==> flow/design.v <==
module board_display(CLK,map,block1_x,block1_y,block2_x,block2_y,block3_x,block3_y,block4_x,block4_y,row,col);
	input CLK;
	input [2:0] block1_x,block2_x,block3_x,block4_x; 
	input [3:0] block1_y,block2_y,block3_y,block4_y; 
	input [127:0] map;
	reg [127:0] t_map;
	output reg [7:0] row;
	output reg [15:0] col;
	reg [3:0] col_count;
	always@(posedge CLK)
	begin
		t_map <= map | (1 << (block1_x+8*block1_y)) | (1 << (block2_x+8*block2_y)) | (1 << (block3_x+8*block3_y)) | (1 << (block4_x+8*block4_y));
		col_count <= col_count + 1;
		case(col_count)
			4'd0: col <= 16'b1000000000000000;
			4'd1: col <= 16'b0100000000000000;
			4'd2: col <= 16'b0010000000000000;
			4'd3: col <= 16'b0001000000000000;
			4'd4: col <= 16'b0000100000000000;
			4'd5: col <= 16'b0000010000000000;
			4'd6: col <= 16'b0000001000000000;
			4'd7: col <= 16'b0000000100000000;
			4'd8: col <= 16'b0000000010000000;
			4'd9: col <= 16'b0000000001000000;
			4'd10: col <= 16'b0000000000100000;
			4'd11: col <= 16'b0000000000010000;
			4'd12: col <= 16'b0000000000001000;
			4'd13: col <= 16'b0000000000000100;
			4'd14: col <= 16'b0000000000000010;
			4'd15: col <= 16'b0000000000000001;
		endcase
		case(col_count)
			4'd0: row <= ~(t_map[7:0]);
			4'd1: row <= ~(t_map[15:8]);
			4'd2: row <= ~(t_map[23:16]);
			4'd3: row <= ~(t_map[31:24]);
			4'd4: row <= ~(t_map[39:32]);
			4'd5: row <= ~(t_map[47:40]);
			4'd6: row <= ~(t_map[55:48]);
			4'd7: row <= ~(t_map[63:56]);
			4'd8: row <= ~(t_map[71:64]);
			4'd9: row <= ~(t_map[79:72]);
			4'd10: row <= ~(t_map[87:80]);
			4'd11: row <= ~(t_map[95:88]);
			4'd12: row <= ~(t_map[103:96]);
			4'd13: row <= ~(t_map[111:104]);
			4'd14: row <= ~(t_map[119:112]);
			4'd15: row <= ~(t_map[127:120]);
		endcase
	end
endmodule
* From RTL to reports: board_display *
What the tools print for board_display, step after step.
Line numbers count from 1 in the design file above.
Library cell names are shortened.
Not given: --

set-up
  top module = board_display
  clock input = CLK
  standard-cell library = sky130hd
  timing corner = tt_025C_1v80

* Word-level counts *
Yosys after proc, flatten, opt, wreduce and memory -nomap, before mapping. Enables and synchronous resets that opt folds into registers are not counted as muxes. Memory bits, and registers merged into a memory's read port (data or address), are not among the register bits. Print and check cells are not counted. Equal cells are merged and count once.
Yosys's memory passes give these memory sizes; they may raise the number of words (mostly to a power of two), join words into wider ones and drop unused or constant bits.

bit counts
  bits in read-only memories = 256
  output and inout bits = 24
  word-level cells = 50
  clocked read ports x word width = 16
  register bits after elaboration = 140
  input port bits = 157
  memories = 1

operators by class
  multiplexer cells = 1
  equal/unequal tests = 15
  shifts and indexed selects = 4
  bitwise logic cells = 20
  $add $sub $neg = 5
  reductions and logical operators = 1

memories
  memory            depth  width  read ports  write ports  RTL line  source
  (name not given)  16     16     1           0            14        case(col_count)

operator list
  operator                                            count
  left shift 1 x 8 -> 128 bit (first input constant)  4
  OR 128 bit                                          4
  inverter 8 bit                                      16
  parallel mux 8 bit (select 16 bit)                  1
  adder 3 x 7 -> 8 bit                                4
  == test 4 bit (second input constant)               8
  == test 4 x 3 -> 1 bit (second input constant)      4
  == test 4 x 2 -> 1 bit (second input constant)      2
  adder 4 x 1 -> 4 bit (second input constant)        1
  == test 4 x 1 -> 1 bit (second input constant)      1
  zero test 4 bit                                     1

* Depth *
Yosys ltp: most cells in a row. Word level: on the elaborated netlist, between registers, memories and ports. Mapped: between sequential cells and ports; inverters and the memories' decode and read muxes count.

depth
  word-level depth = 6
  ABC_AREA = 1
  depth in mapped cells = 9
  mapped depth without buffers = 8

* Mapped cells and area *
Source: synth_stat.txt of the flow (Yosys; design flattened, memories mapped). It holds for the ABC_AREA given above (unset counts as 0); a run with the other value may have another netlist.

mapped netlist
  cell count = 2045
  mapped area = 11604.9 sq um
  flip-flops = 156

cell types
  type      count  area in all (sq um)
  dfxtp_1   156    3.12E+03
  nand4_1   288    1.8E+03
  nor2_1    400    1501.44
  nand2_1   394    1.48E+03
  inv_1     321    1.2E+03
  nand3_1   191    955.917
  nand3b_1  40     300.288
  clkbuf_1  70     262.752
  buf_1     49     183.926
  nor3_1    32     160.154
  o21ai_0   32     160.154
  buf_2     28     140.134
  ha_1      6      75.072
  nor2_2    12     75.072
  inv_2     10     37.536
  nor3_4    2      32.531
  buf_4     4      30.029
  nand3_2   3      30.029

Other cell types: 4; their cells: 7.

* Timing after synthesis *
OpenSTA on the mapped netlist: ideal clock, no wires. The path of least setup slack (recovery checks aside). Input and output delay are each 20% of the period. Register names are those of the netlist, which keeps one name where synthesis merged equal registers.

timing path post-synthesis
  path kind = register to register
  start point = reg col_count[0]
  end point = reg row[0]
  clock period = 1.92 ns
  arrival = 1.253 ns
  slack = 0.546 ns
  driving pins on the path = 9
  buffers on the path = 1
  setup time = 0.121 ns
  delay of the path = 1.374 ns
  period reached after synthesis = 1.374 ns

"delay of the path" = arrival - input delay + setup time.
"driving pins on the path" counts driving pins, that of a launching flip-flop among them; a cell with two outputs on the path counts twice.
"period reached after synthesis" is the clock period less the worst setup slack; recovery checks do not enter. This is arithmetic on one report: input and output delays are still those of the set period (20% each).
Between the ends stands the longest chain of elaborated cells between them, by number of cells; it is not shown to be the way that was timed. Of several equally long chains one is given.
A line is the first line of the expression or statement that the cell stems from. Yosys adds cells for indexed reads and writes and turns some case tables into memories.
At most two assigning lines are given for a register; there are more.

between the ends, post-synthesis
  path through = dfxtp_1 ha_1 buf_2 nand3_1 nor2_1 nor2_1 nand2_1 nor2_1 nand3_1
  length of the longest elaborated chain = 2
  elaborated cells between the ends (all ways) = 17
  source lines of those cells = 1
  classes of those cells = eq/ne: 15; mux: 1; reduce/logical: 1

ends and longest elaborated chain, post-synthesis
  element                             RTL line  source
  from (decl)                         9         reg [3:0] col_count;
  from (assign)                       13        col_count <= col_count + 1;
  == test 4 bit                       32        case(col_count)
  parallel mux 8 bit (select 16 bit)  32
  to (assign)                         33        4'd0: row <= ~(t_map[7:0]);
  to (assign)                         34        4'd1: row <= ~(t_map[15:8]);
  to (decl)                           7         output reg [7:0] row;

Lab notebook: board_display

module board_display, platform sky130hd, 2 stored runs of the flow under differing settings, order arbitrary. Input and output delays are each 20% of the period that was set; the output load is 0.01 pF.

settings of job 1
{
  "period_ns": 2.58,
  "CORE_UTILIZATION": 48,
  "CELL_PAD_IN_SITES_DETAIL_PLACEMENT": 2,
  "TNS_END_PERCENT": 20,
  "ABC_AREA": 1,
  "GPL_ROUTABILITY_DRIVEN": 0,
  "CTS_CLUSTER_SIZE": 84,
  "CTS_CLUSTER_DIAMETER": 119,
  "CAP_MARGIN": 20,
  "CORE_MARGIN": 2,
  "SLEW_MARGIN": 20
}
report of job 1: did not finish, place, DPL-0033

settings of job 2
{
  "period_ns": 2.99,
  "CORE_UTILIZATION": 47,
  "PLACE_DENSITY": 0.83,
  "CELL_PAD_IN_SITES_GLOBAL_PLACEMENT": 0,
  "CELL_PAD_IN_SITES_DETAIL_PLACEMENT": 2,
  "GPL_ROUTABILITY_DRIVEN": 0,
  "CAP_MARGIN": 10,
  "MIN_ROUTING_LAYER": "met1",
  "CORE_MARGIN": 2,
  "SLEW_MARGIN": 20
}
report of job 2: did not finish, place, DPL-0033
