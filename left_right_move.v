==> flow/design.v <==
module left_right_move(CLK, left_button, right_button, map, placed, new_block_id, block1_y, block2_y, block3_y, block4_y, next_block1_x,next_block2_x,next_block3_x,next_block4_x);
	input CLK, placed;
	input right_button, left_button;
	input [2 : 0] new_block_id;
	input [127:0] map;
	input [3:0] block1_y,block2_y,block3_y,block4_y; 
	output reg [2:0] next_block1_x,next_block2_x,next_block3_x,next_block4_x; 
	initial 
	begin
		next_block1_x = 3'd0;
		next_block2_x = 3'd1;
		next_block3_x = 3'd2;
		next_block4_x = 3'd3;
   end
	always@(posedge CLK)
	begin
		if(placed)
		begin
			case (new_block_id)  
				3'd0 :  
				begin 
					next_block1_x <= 3'd0;
					next_block2_x <= 3'd1;
					next_block3_x <= 3'd2;
					next_block4_x <= 3'd3;
				end
				3'd1 :  
				begin 
					next_block1_x <= 3'd0;
					next_block2_x <= 3'd1;
					next_block3_x <= 3'd1;
					next_block4_x <= 3'd0;
				end
				3'd2 :  
				begin 
					next_block1_x <= 3'd0;
					next_block2_x <= 3'd1;
					next_block3_x <= 3'd2;
					next_block4_x <= 3'd3;
				end
				3'd3 :  
				begin 
					next_block1_x <= 3'd0;
					next_block2_x <= 3'd1;
					next_block3_x <= 3'd2;
					next_block4_x <= 3'd3;
				end
				3'd4 :  
				begin 
					next_block1_x <= 3'd0;
					next_block2_x <= 3'd1;
					next_block3_x <= 3'd2;
					next_block4_x <= 3'd3;
				end
				3'd5 :  
				begin 
					next_block1_x <= 3'd0;
					next_block2_x <= 3'd1;
					next_block3_x <= 3'd2;
					next_block4_x <= 3'd3;
				end
				3'd6 :  
				begin 
					next_block1_x <= 3'd0;
					next_block2_x <= 3'd1;
					next_block3_x <= 3'd2;
					next_block4_x <= 3'd3;
				end
			endcase
		end
		else if (right_button)
		begin 
			if (next_block1_x == 7 || next_block2_x == 7 || next_block3_x == 7 || next_block4_x == 7)  
			begin
				next_block1_x <= next_block1_x;
				next_block2_x <= next_block2_x;
				next_block3_x <= next_block3_x;
				next_block4_x <= next_block4_x;
			end
			else if (map[next_block1_x + (block1_y)*8 + 1] || map[next_block2_x + (block2_y)*8 + 1] || map[next_block3_x + (block3_y)*8 + 1] || map[next_block4_x + (block4_y)*8 + 1])
			begin
				next_block1_x <= next_block1_x;
				next_block2_x <= next_block2_x;
				next_block3_x <= next_block3_x;
				next_block4_x <= next_block4_x;
			end
			else 
			begin
				next_block1_x <= next_block1_x + 1;
				next_block2_x <= next_block2_x + 1;
				next_block3_x <= next_block3_x + 1;
				next_block4_x <= next_block4_x + 1;
			end
		end
		else if (left_button)
		begin 
			if (next_block1_x == 0 || next_block2_x == 0 || next_block3_x == 0 || next_block4_x == 0)  
			begin
				next_block1_x <= next_block1_x;
				next_block2_x <= next_block2_x;
				next_block3_x <= next_block3_x;
				next_block4_x <= next_block4_x;
			end 
			else if (map[next_block1_x + (block1_y)*8 - 1] || map[next_block2_x + (block2_y)*8 - 1] || map[next_block3_x + (block3_y)*8 - 1] || map[next_block4_x + (block4_y)*8 - 1])
			begin
				next_block1_x <= next_block1_x;
				next_block2_x <= next_block2_x;
				next_block3_x <= next_block3_x;
				next_block4_x <= next_block4_x;
			end
			else 
			begin
				next_block1_x <= next_block1_x - 1;
				next_block2_x <= next_block2_x - 1;
				next_block3_x <= next_block3_x - 1;
				next_block4_x <= next_block4_x - 1;
			end
		end
		else
		begin
			next_block1_x <= next_block1_x;
			next_block2_x <= next_block2_x;
			next_block3_x <= next_block3_x;
			next_block4_x <= next_block4_x;
		end
	end
endmodule 
---- Reports on left_right_move ----
The steps from the RTL of left_right_move to its reports follow in flow order.
Line numbers count from 1 in the design file above.
A cell with n/a has no value.
set-up
  top module .............................. left_right_move
  clock input ............................. CLK
  cell library ............................ sky130hd
  corner .................................. tt_025C_1v80

---- Elaborated design ----
Source: Yosys, flattened and elaborated, memories not mapped. Widths are those after wreduce. Registers that Yosys merges into a memory's read port (data or address) are not register bits. Print and check cells do not count. Equal cells are merged and count once.
word-level totals
  flip-flop bits (word level) ............. 12
  bits in latches ......................... 0
  RAM bits ................................ 0
  ROM bits ................................ 0
  word width x clocked read ports ......... 0
  memory cells ............................ 0
  input bits .............................. 151
  output and inout port bits .............. 12
  elaborated cells ........................ 102
operators by class
  $add $sub $neg .......................... 20
  multipliers ............................. 0
  divide/modulo/power cells ............... 0
  magnitude comparators ................... 0
  equality and inequality tests ........... 16
  shift-type cells ........................ 8
  mux-type cells .......................... 32
  bitwise gates (word level) .............. 0
  reduce/logical cells .................... 22
operator list
  operator                                   count
  indexed select 128 x 32 -> 1 bit           4
  indexed select 128 x 9 -> 1 bit            4
  adder 32 x 1 -> 32 bit with constant B     4
  two-way mux 3 bit                          30
  subtractor 8 x 1 -> 9 bit with constant B  4
  adder 3 x 7 -> 8 bit                       4
  == test 3 bit with constant B              7
  logical NOT 3 bit                          5
  logical OR 1 bit                           12
  adder 3 x 1 -> 3 bit with constant B       4
  subtractor 3 x 1 -> 3 bit with constant B  4
  != test 3 bit with constant B              4
  AND reduction 6 bit                        2
  parallel mux 3 bit (select 2 bit)          2
  OR reduction 7 bit                         1
  == test 3 x 2 -> 1 bit with constant B     2
  OR reduction 6 bit                         1
  == test 3 x 1 -> 1 bit with constant B     1
  != test 3 x 2 -> 1 bit with constant B     1
  nonzero test 3 bit                         1
  != test 2 bit with constant B              1

---- Longest topological paths ----
Longest topological path by Yosys (ltp), each cell counted once; first at word level (registers and memories cut), then after technology mapping (sequential cells cut; the memories' decode and read muxes count).
depth
  depth in word-level cells ............... 11
  ABC_AREA ................................ 0
  depth in mapped cells ................... 17
  gate-level depth less buffers ........... 11

---- Netlist ----
Source: synth_stat.txt of the flow (Yosys; design flattened, memories mapped). It holds for the ABC_AREA given above (unset counts as 0); a run with the other value may have another netlist.
Totals and module areas in this step are rounded.
cells by type
  cell type                  count
  sky130_fd_sc_hd__mux4_2    281
  sky130_fd_sc_hd__mux2i_1   49
  sky130_fd_sc_hd__edfxtp_1  12
  sky130_fd_sc_hd__nand2_1   60
  sky130_fd_sc_hd__ha_1      16
  sky130_fd_sc_hd__buf_2     37
  sky130_fd_sc_hd__xnor2_1   21
  sky130_fd_sc_hd__nand3_1   33
  sky130_fd_sc_hd__xor2_1    18
  sky130_fd_sc_hd__nor2_1    39
  sky130_fd_sc_hd__a211oi_1  17
  sky130_fd_sc_hd__a21oi_1   25
  sky130_fd_sc_hd__clkbuf_1  33
  sky130_fd_sc_hd__nor2b_1   17
  sky130_fd_sc_hd__o21ai_0   18
  sky130_fd_sc_hd__a22oi_1   11
  sky130_fd_sc_hd__fa_1      4
  sky130_fd_sc_hd__mux2_2    7
Not listed: further types 43, cells in them 147.
synthesis totals
  cells in the netlist .................... 845
  mapped area ............................. 0.01032 mm²
  flip-flop cells ......................... 12
  buffers ................................. 89

---- Path before layout ----
OpenSTA on the mapped netlist: ideal clock, no wires. The path of least setup slack (recovery checks aside). Input and output delay are each 20% of the period. Register names are those of the netlist, which keeps one name where synthesis merged equal registers.
timing after synthesis
  kind .................................... flip-flop to flip-flop
  start point ............................. register next_block3_x[0]
  end point ............................... register next_block1_x[0]
  clock period ............................ 6.95 ns
  library setup time ...................... 0.380 ns
  launch time at the first pin ............ 0.000 ns
  data arrival time ....................... 4.498 ns
  slack ................................... 2.073 ns
  delay of the path ....................... 4.878 ns
  driving pins on the path ................ 14
  buffers on the path ..................... 5
  synthesis period reached ................ 4.877 ns
"delay of the path" is the arrival time less input delay plus setup time.
"driving pins on the path": output pins that drive a net of the path, with the launching flip-flop's if there is one; two outputs of one cell count as two.
"synthesis period reached" is the clock period less the worst setup slack; recovery checks do not enter. This is arithmetic on one report: input and output delays are still those of the set period (20% each).
The rows between start and end are the longest chain of elaborated cells between them; the timing report does not say that the signal goes this way. Where chains are equally long, one stands for them.
Each line given opens the expression or statement behind the cell; cells for indexed reads and writes are added by Yosys, which also makes memories of some case tables.
A register here has more assigning lines than the two given.
Only ways into the end's enable, where the timed path ends, are counted here.
on the way, after synthesis
  cells stage by stage .................... sky130_fd_sc_hd__edfxtp_1 sky130_fd_sc_hd__buf_2 sky130_fd_sc_hd__buf_2 sky130_fd_sc_hd__clkbuf_1 sky130_fd_sc_hd__clkinv_1 sky130_fd_sc_hd__ha_1 sky130_fd_sc_hd__clkbuf_1 sky130_fd_sc_hd__clkbuf_1 sky130_fd_sc_hd__mux4_2 sky130_fd_sc_hd__mux4_2 sky130_fd_sc_hd__a211oi_1 sky130_fd_sc_hd__a211oi_1 sky130_fd_sc_hd__a221o_1 sky130_fd_sc_hd__o31ai_1
  cells in the longest elaborated chain ... 7
ends and longest elaborated chain, after synthesis
  what                              RTL line  source
  start, declared                   7         output reg [2:0] next_block1_x,next_block2_x,next_block3_x,next_block4_x;
  start, assigned                   77        next_block3_x <= next_block3_x;
  start, assigned                   84        next_block3_x <= next_block3_x;
  adder 3 x 7 -> 8 bit              80        else if (map[next_block1_x + (block1_y)*8 + 1] || map[next_block2_x + (block2_y)*8 + 1] || map[next_block3_x + ...
  adder 32 x 1 -> 32 bit            80
  indexed select 128 x 32 -> 1 bit  80
  logical OR 1 bit x2               80
  != test 3 bit                     n/a
  AND reduction 6 bit               n/a
  end, assigned                     75        next_block1_x <= next_block1_x;
  end, assigned                     82        next_block1_x <= next_block1_x;
  end, declared                     7

---- Worst path after layout ----
Path of least setup slack in the final report of run B (OpenROAD, finished layout, wires in). Where an end is a register, its clock arrival counts in the times.
timing post-layout
  kind .................................... flip-flop to flip-flop
  start point ............................. register next_block1_x[0]
  end point ............................... register next_block1_x[2]
  clock period ............................ 2.85 ns
  library setup time ...................... 0.28 ns
  launch time at the first pin ............ 0.24 ns
  data arrival time ....................... 3.65 ns
  slack ................................... -0.84 ns
  driving pins on the path ................ 14
  buffers on the path ..................... 3
The rows between start and end are the longest chain of elaborated cells between them; the timing report does not say that the signal goes this way. Where chains are equally long, one stands for them.
A register here has more assigning lines than the two given.
Only ways into the end's enable, where the timed path ends, are counted here.
on the way, post-layout
  cells stage by stage .................... sky130_fd_sc_hd__edfxtp_1 sky130_fd_sc_hd__clkinvlp_4 sky130_fd_sc_hd__ha_4 sky130_fd_sc_hd__buf_12 sky130_fd_sc_hd__buf_16 sky130_fd_sc_hd__mux4_2 sky130_fd_sc_hd__mux4_2 sky130_fd_sc_hd__mux2_2 sky130_fd_sc_hd__o211ai_1 sky130_fd_sc_hd__and4bb_1 sky130_fd_sc_hd__and4_4 sky130_fd_sc_hd__a31oi_4 sky130_fd_sc_hd__o31ai_4 sky130_fd_sc_hd__buf_6
  cells in the longest elaborated chain ... 8
ends and longest elaborated chain, post-layout
  what                              RTL line  source
  start, declared                   7         output reg [2:0] next_block1_x,next_block2_x,next_block3_x,next_block4_x;
  start, assigned                   75        next_block1_x <= next_block1_x;
  start, assigned                   82        next_block1_x <= next_block1_x;
  adder 3 x 7 -> 8 bit              80        else if (map[next_block1_x + (block1_y)*8 + 1] || map[next_block2_x + (block2_y)*8 + 1] || map[next_block3_x + ...
  adder 32 x 1 -> 32 bit            80
  indexed select 128 x 32 -> 1 bit  80
  logical OR 1 bit x3               80
  != test 3 bit                     n/a
  AND reduction 6 bit               n/a
  end, assigned                     75
  end, assigned                     82
  end, declared                     7

--- measured runs ---
Module left_right_move, platform sky130hd: 2 stored runs of the flow (Yosys, OpenROAD) with differing settings, in no particular order. Input and output delays are each 20% of the period that was set; the output load is 0.01 pF.
"clock period reached" is the run's clock period less its worst setup slack. It is reckoned from that one timing run; input and output delays stay at 20% of the period that was set.
By "total design power" is meant OpenSTA's value without simulated activity: inputs other than the clock are taken to toggle once in ten clock periods, and the tool carries that through the logic.
Values from the reports are rounded here.

---- run A ----
settings
  period_ns = 3.08
  CORE_UTILIZATION = 57
  SETUP_SLACK_MARGIN = 0.17
  PLACE_DENSITY_LB_ADDON = 0.23
  CELL_PAD_IN_SITES_GLOBAL_PLACEMENT = 2
  CELL_PAD_IN_SITES_DETAIL_PLACEMENT = 1
  ABC_AREA = 1
  GPL_ROUTABILITY_DRIVEN = 0
  CTS_CLUSTER_SIZE = 69
  CAP_MARGIN = 15
  CORE_MARGIN = 2
  SLEW_MARGIN = 20
results
  incomplete, placement halted on FLW-0024

---- run B ----
settings
  period_ns = 2.85
  CORE_UTILIZATION = 43
  SETUP_SLACK_MARGIN = 0.39
  PLACE_DENSITY_LB_ADDON = 0.11
  CORE_ASPECT_RATIO = 0.76
  CORE_MARGIN = 3
  ABC_AREA = 0
  GPL_ROUTABILITY_DRIVEN = 1
  CTS_CLUSTER_DIAMETER = 48
  CAP_MARGIN = 20
  SLEW_MARGIN = 20
results
  summed negative setup slack ............. -9.915 ns
  utilization of the finished layout ...... 0.681
  netlist area reported by Yosys .......... 0.01032 mm²
  total design power ...................... 6.326 mW
  clock period reached .................... 3.695 ns
  overall die area ........................ 0.02591 mm²
  lowest hold slack ....................... 0.845 ns
  setup slack of the critical path ........ -0.845 ns
--- end ---
